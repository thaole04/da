==> flow/design.v <==
`timescale 1ns / 1ps
module output_buffer #(
    parameter DATA_WIDTH      = 8,
    parameter OUT_CHANNELS    = 3,
    parameter IN_WIDTH        = 5,
    parameter IN_HEIGHT       = 5,
    parameter DEPTH           = IN_WIDTH * IN_HEIGHT * OUT_CHANNELS,  
    parameter RAM_STYLE       = "auto",
    parameter OUTPUT_REGISTER = "false"
)(
    output [DATA_WIDTH-1:0]                                 rd_data,
    input  [$clog2(DEPTH)-1:0]                              rd_addr,
    input                                                   rd_en,
    input  [DATA_WIDTH-1:0]                                 wr_data,
    input  [$clog2(DEPTH)-1:0]                              wr_addr,
    input                                                   wr_en,
    input                                                   clk
);
    (* ram_style = RAM_STYLE *) reg [DATA_WIDTH-1:0] ram [0:IN_WIDTH*IN_HEIGHT*OUT_CHANNELS-1];
    always @ (posedge clk) begin
        if (wr_en) begin
            ram[wr_addr] <= wr_data;
        end
    end
    generate
        if (OUTPUT_REGISTER == "true") begin
            reg [DATA_WIDTH-1:0] rd_data_reg;
            always @ (posedge clk) begin
                if (rd_en) begin
                    rd_data_reg <= ram[rd_addr];
                end
            end
            assign rd_data = rd_data_reg;
        end else begin
            reg [DATA_WIDTH-1:0] rd_data_comb;
            always @ (*) begin
                rd_data_comb = 0;
                if (rd_en) begin
                    rd_data_comb = ram[rd_addr];
                end
            end
            assign rd_data = rd_data_comb;
        end
    endgenerate
endmodule
## From RTL to reports: output_buffer

What the tools print for output_buffer, step after step.
Lines are those of the file above, counted from 1.
A cell with n/a has no value.

- Design top: output_buffer
- Clock: clk
- Library: sky130hd
- Corner: tt_025C_1v80

## Elaborated design

Source: Yosys, flattened and elaborated, memories not mapped. Widths are those after wreduce; folded enables and synchronous resets count as part of the registers. Registers that Yosys merges into a memory's read port (data or address) are not register bits. Print and check cells do not count. Equal cells are merged and count once.
Memory sizes are those after Yosys's memory passes, which may raise the word count (mostly to a power of two), join words into wider ones and drop unused or constant bits.

- Register bits after elaboration: 0
- Memory bits (writable): 600
- Bits of input ports: 25
- Elaborated cells: 5
- Memory cells: 1
- Output and inout bits: 8

- Muxes and demuxes: 4

Memory list:

| name | depth | bits a word | read ports | write ports | line | RTL |
|---|---|---|---|---|---|---|
| ram | 75 | 8 | 1 | 1 | 19 | `(* ram_style = RAM_STYLE *) reg [DATA_WIDTH-1:0] ram [0:IN_WIDTH*IN_HEIGHT*OUT_CHANNELS-1];` |

Operator list:

| kind | number |
|---|---|
| 8-bit two-way mux | 2 |
| 7-bit two-way mux | 1 |
| 1-bit two-way mux | 1 |

## Depth

Longest topological path by Yosys (ltp), each cell counted once; first at word level (registers and memories cut), then after technology mapping (sequential cells cut; the memories' decode and read muxes count).

- Depth after elaboration: 1
- ABC_AREA: 0
- Depth in mapped cells: 10
- Depth with buffers taken out: 5

## Synthesis result

Source: synth_stat.txt of the flow (Yosys; design flattened, memories mapped). It holds for the ABC_AREA given above (unset counts as 0); a run with the other value may have another netlist.
The area totals of this step are shown rounded.

- Buffers: 62
- Cells in the netlist: 1,185
- Flip-flops: 600
- Sequential part of the area: 0.018 mm^2
- Cell area after synthesis: 0.0237 mm^2

Cell types:

| type | number | area in all (um^2) |
|---|---|---|
| sky130_fd_sc_hd__edfxtp_1 | 600 | 1.8E+04 |
| sky130_fd_sc_hd__mux4_2 | 94 | 2,117.03 |
| sky130_fd_sc_hd__mux2i_1 | 112 | 1.12E+03 |
| sky130_fd_sc_hd__mux4_1 | 12 | 315.302 |
| sky130_fd_sc_hd__nor2_1 | 83 | 311.549 |
| sky130_fd_sc_hd__a22oi_1 | 40 | 300.288 |
| sky130_fd_sc_hd__buf_2 | 34 | 170.163 |
| sky130_fd_sc_hd__nand3_1 | 31 | 155.149 |
| sky130_fd_sc_hd__nand2_1 | 36 | 135.13 |
| sky130_fd_sc_hd__nor2b_1 | 21 | 131.376 |
| sky130_fd_sc_hd__o211ai_1 | 13 | 97.594 |
| sky130_fd_sc_hd__mux2_2 | 8 | 90.086 |
| sky130_fd_sc_hd__clkbuf_8 | 6 | 82.579 |
| sky130_fd_sc_hd__o311a_1 | 5 | 50.048 |
| sky130_fd_sc_hd__buf_6 | 4 | 45.043 |
| sky130_fd_sc_hd__a2111oi_0 | 5 | 43.792 |
| sky130_fd_sc_hd__o2111ai_1 | 5 | 43.792 |
| sky130_fd_sc_hd__a21boi_1 | 5 | 37.536 |

Not listed: further types 26, cells in them 71.

## Worst setup path after synthesis

Source: OpenSTA report_checks on the synthesized netlist (no wires, ideal clock, input and output delay 20% of the period each), path of least setup slack; recovery checks are left aside. Register names are those of the netlist, which keeps one name where synthesis merged equal registers.

- Kind: input port to output port
- Start: input rd_addr[0]
- End: output rd_data[4]
- Path delay: 1.756 ns
- Period: 3.52 ns
- Time at the first pin: 0.704 ns
- Setup slack: 0.356 ns
- Buffers on the path: 2
- External output delay: 0.704 ns
- Data required time: 2.816 ns
- Arrival: 2.460 ns
- External input delay: 0.704 ns
- Driving pins on the path: 7
- Synthesis period reached: 3.164 ns

"path delay" = arrival - input delay + setup time.
A path that ends at an output port has no setup time.
"driving pins on the path": output pins that drive a net of the path, with the launching flip-flop's if there is one; two outputs of one cell count as two.
"synthesis period reached" is the clock period less the worst setup slack; recovery checks do not enter. This is arithmetic on one report: input and output delays are still those of the set period (20% each).
The rows between start and end are the longest chain of elaborated cells between them; the timing report does not say that the signal goes this way. Where chains are equally long, one stands for them.
A line is the first line of the expression or statement that the cell stems from. Yosys adds cells for indexed reads and writes and turns some case tables into memories.
A memory read counts as a cell of the chain, while the word-level depth stops at memories.

- Path through: sky130_fd_sc_hd__buf_6 sky130_fd_sc_hd__buf_12 sky130_fd_sc_hd__mux4_1 sky130_fd_sc_hd__mux4_2 sky130_fd_sc_hd__nor2b_1 sky130_fd_sc_hd__nor4_1 sky130_fd_sc_hd__o311a_1
- Cells in the longest elaborated chain: 2
- Elaborated cells between the ends (all ways): 2
- Source lines of those cells: 2
- Those cells by class: 1 x mux; 1 x memory

Ends and longest elaborated chain, after synthesis:

| item | line | RTL |
|---|---|---|
| from (decl) | 12 | `input  [$clog2(DEPTH)-1:0]                              rd_addr,` |
| memory read 75 x 8 bit | 19 | `(* ram_style = RAM_STYLE *) reg [DATA_WIDTH-1:0] ram [0:IN_WIDTH*IN_HEIGHT*OUT_CHANNELS-1];` |
| 8-bit two-way mux | 38 | `if (rd_en) begin` |
| to (decl) | 11 | `output [DATA_WIDTH-1:0]                                 rd_data,` |

## Timing after layout

From the final timing report of run A: the path of least setup slack in the routed layout; clock arrival at registers is part of the times.

- Kind: input port to output port
- Start: input rd_addr[0]
- End: output rd_data[2]
- Arrival: 3.07 ns
- Period: 3.81 ns
- Data required time: 3.05 ns
- Buffers on the path: 3
- Driving pins on the path: 8
- External input delay: 0.76 ns
- Time at the first pin: 0.76 ns
- External output delay: 0.76 ns
- Setup slack: -0.02 ns

The rows between start and end are the longest chain of elaborated cells between them; the timing report does not say that the signal goes this way. Where chains are equally long, one stands for them.
A memory read counts as a cell of the chain, while the word-level depth stops at memories.

- Path through: sky130_fd_sc_hd__buf_16 sky130_fd_sc_hd__mux4_1 sky130_fd_sc_hd__mux4_2 sky130_fd_sc_hd__nor2b_2 sky130_fd_sc_hd__nor4_2 sky130_fd_sc_hd__buf_4 sky130_fd_sc_hd__o311a_1 sky130_fd_sc_hd__dlygate4sd2_1
- Cells in the longest elaborated chain: 2
- Elaborated cells between the ends (all ways): 2
- Source lines of those cells: 2
- Those cells by class: 1 x mux; 1 x memory

Ends and longest elaborated chain, post-layout:

| item | line | RTL |
|---|---|---|
| from (decl) | 12 | `input  [$clog2(DEPTH)-1:0]                              rd_addr,` |
| memory read 75 x 8 bit | 19 | `(* ram_style = RAM_STYLE *) reg [DATA_WIDTH-1:0] ram [0:IN_WIDTH*IN_HEIGHT*OUT_CHANNELS-1];` |
| 8-bit two-way mux | 38 | `if (rd_en) begin` |
| to (decl) | 11 | `output [DATA_WIDTH-1:0]                                 rd_data,` |

--- measured runs ---
Settings and measured results of 2 stored flow runs for module output_buffer (sky130hd), not sorted in any way. The constraints put input and output delay at 20% of the set period each and load the outputs with 0.01 pF.
"achieved clock period": clock period set for the run, less the worst setup slack. It is reckoned from that one timing run; input and output delays stay at 20% of the period that was set.
By "time on the worst setup path" is meant the share of the clock period that the worst setup path is allowed (20% is reserved at inputs, 20% at outputs), minus its slack. Clock arrival times at its registers enter into it.
The results are shown rounded.

### Run A

Settings: `period_ns=3.81`, `CORE_UTILIZATION=67`, `SETUP_SLACK_MARGIN=-0.09`, `HOLD_SLACK_MARGIN=0.14`, `CELL_PAD_IN_SITES_GLOBAL_PLACEMENT=0`, `GPL_ROUTABILITY_DRIVEN=1`, `CTS_CLUSTER_SIZE=81`, `SLEW_MARGIN=40`, `MAX_ROUTING_LAYER=met5`, `CAP_MARGIN=20`, `CORE_MARGIN=2`

- Die area: 0.0369 mm^2
- Time on the worst setup path: 2.31 ns
- Worst path kind: input port to output port
- Setup total negative slack: -0.026 ns
- Setup slack of the worst path: -0.020 ns
- Chip area after synthesis (Yosys): 0.0237 mm^2
- Achieved clock period: 3.830 ns
- Standard-cell area after layout: 0.0278 mm^2

### Run B

Settings: `period_ns=2.63`, `CORE_UTILIZATION=40`, `PLACE_DENSITY=0.67`, `ABC_AREA=1`, `CTS_CLUSTER_SIZE=12`, `MIN_ROUTING_LAYER=met1`, `MAX_ROUTING_LAYER=met5`, `CAP_MARGIN=20`, `CORE_MARGIN=2`, `SLEW_MARGIN=20`

- Time on the worst setup path: 1.57 ns
- Worst path kind: input port to output port
- Achieved clock period: 2.623 ns
- Setup slack of the worst path: 0.007 ns
- Standard-cell area after layout: 0.0305 mm^2
- Chip area after synthesis (Yosys): 0.0247 mm^2
- Setup total negative slack: 0.000 ns
- Die area: 0.0638 mm^2
--- end ---
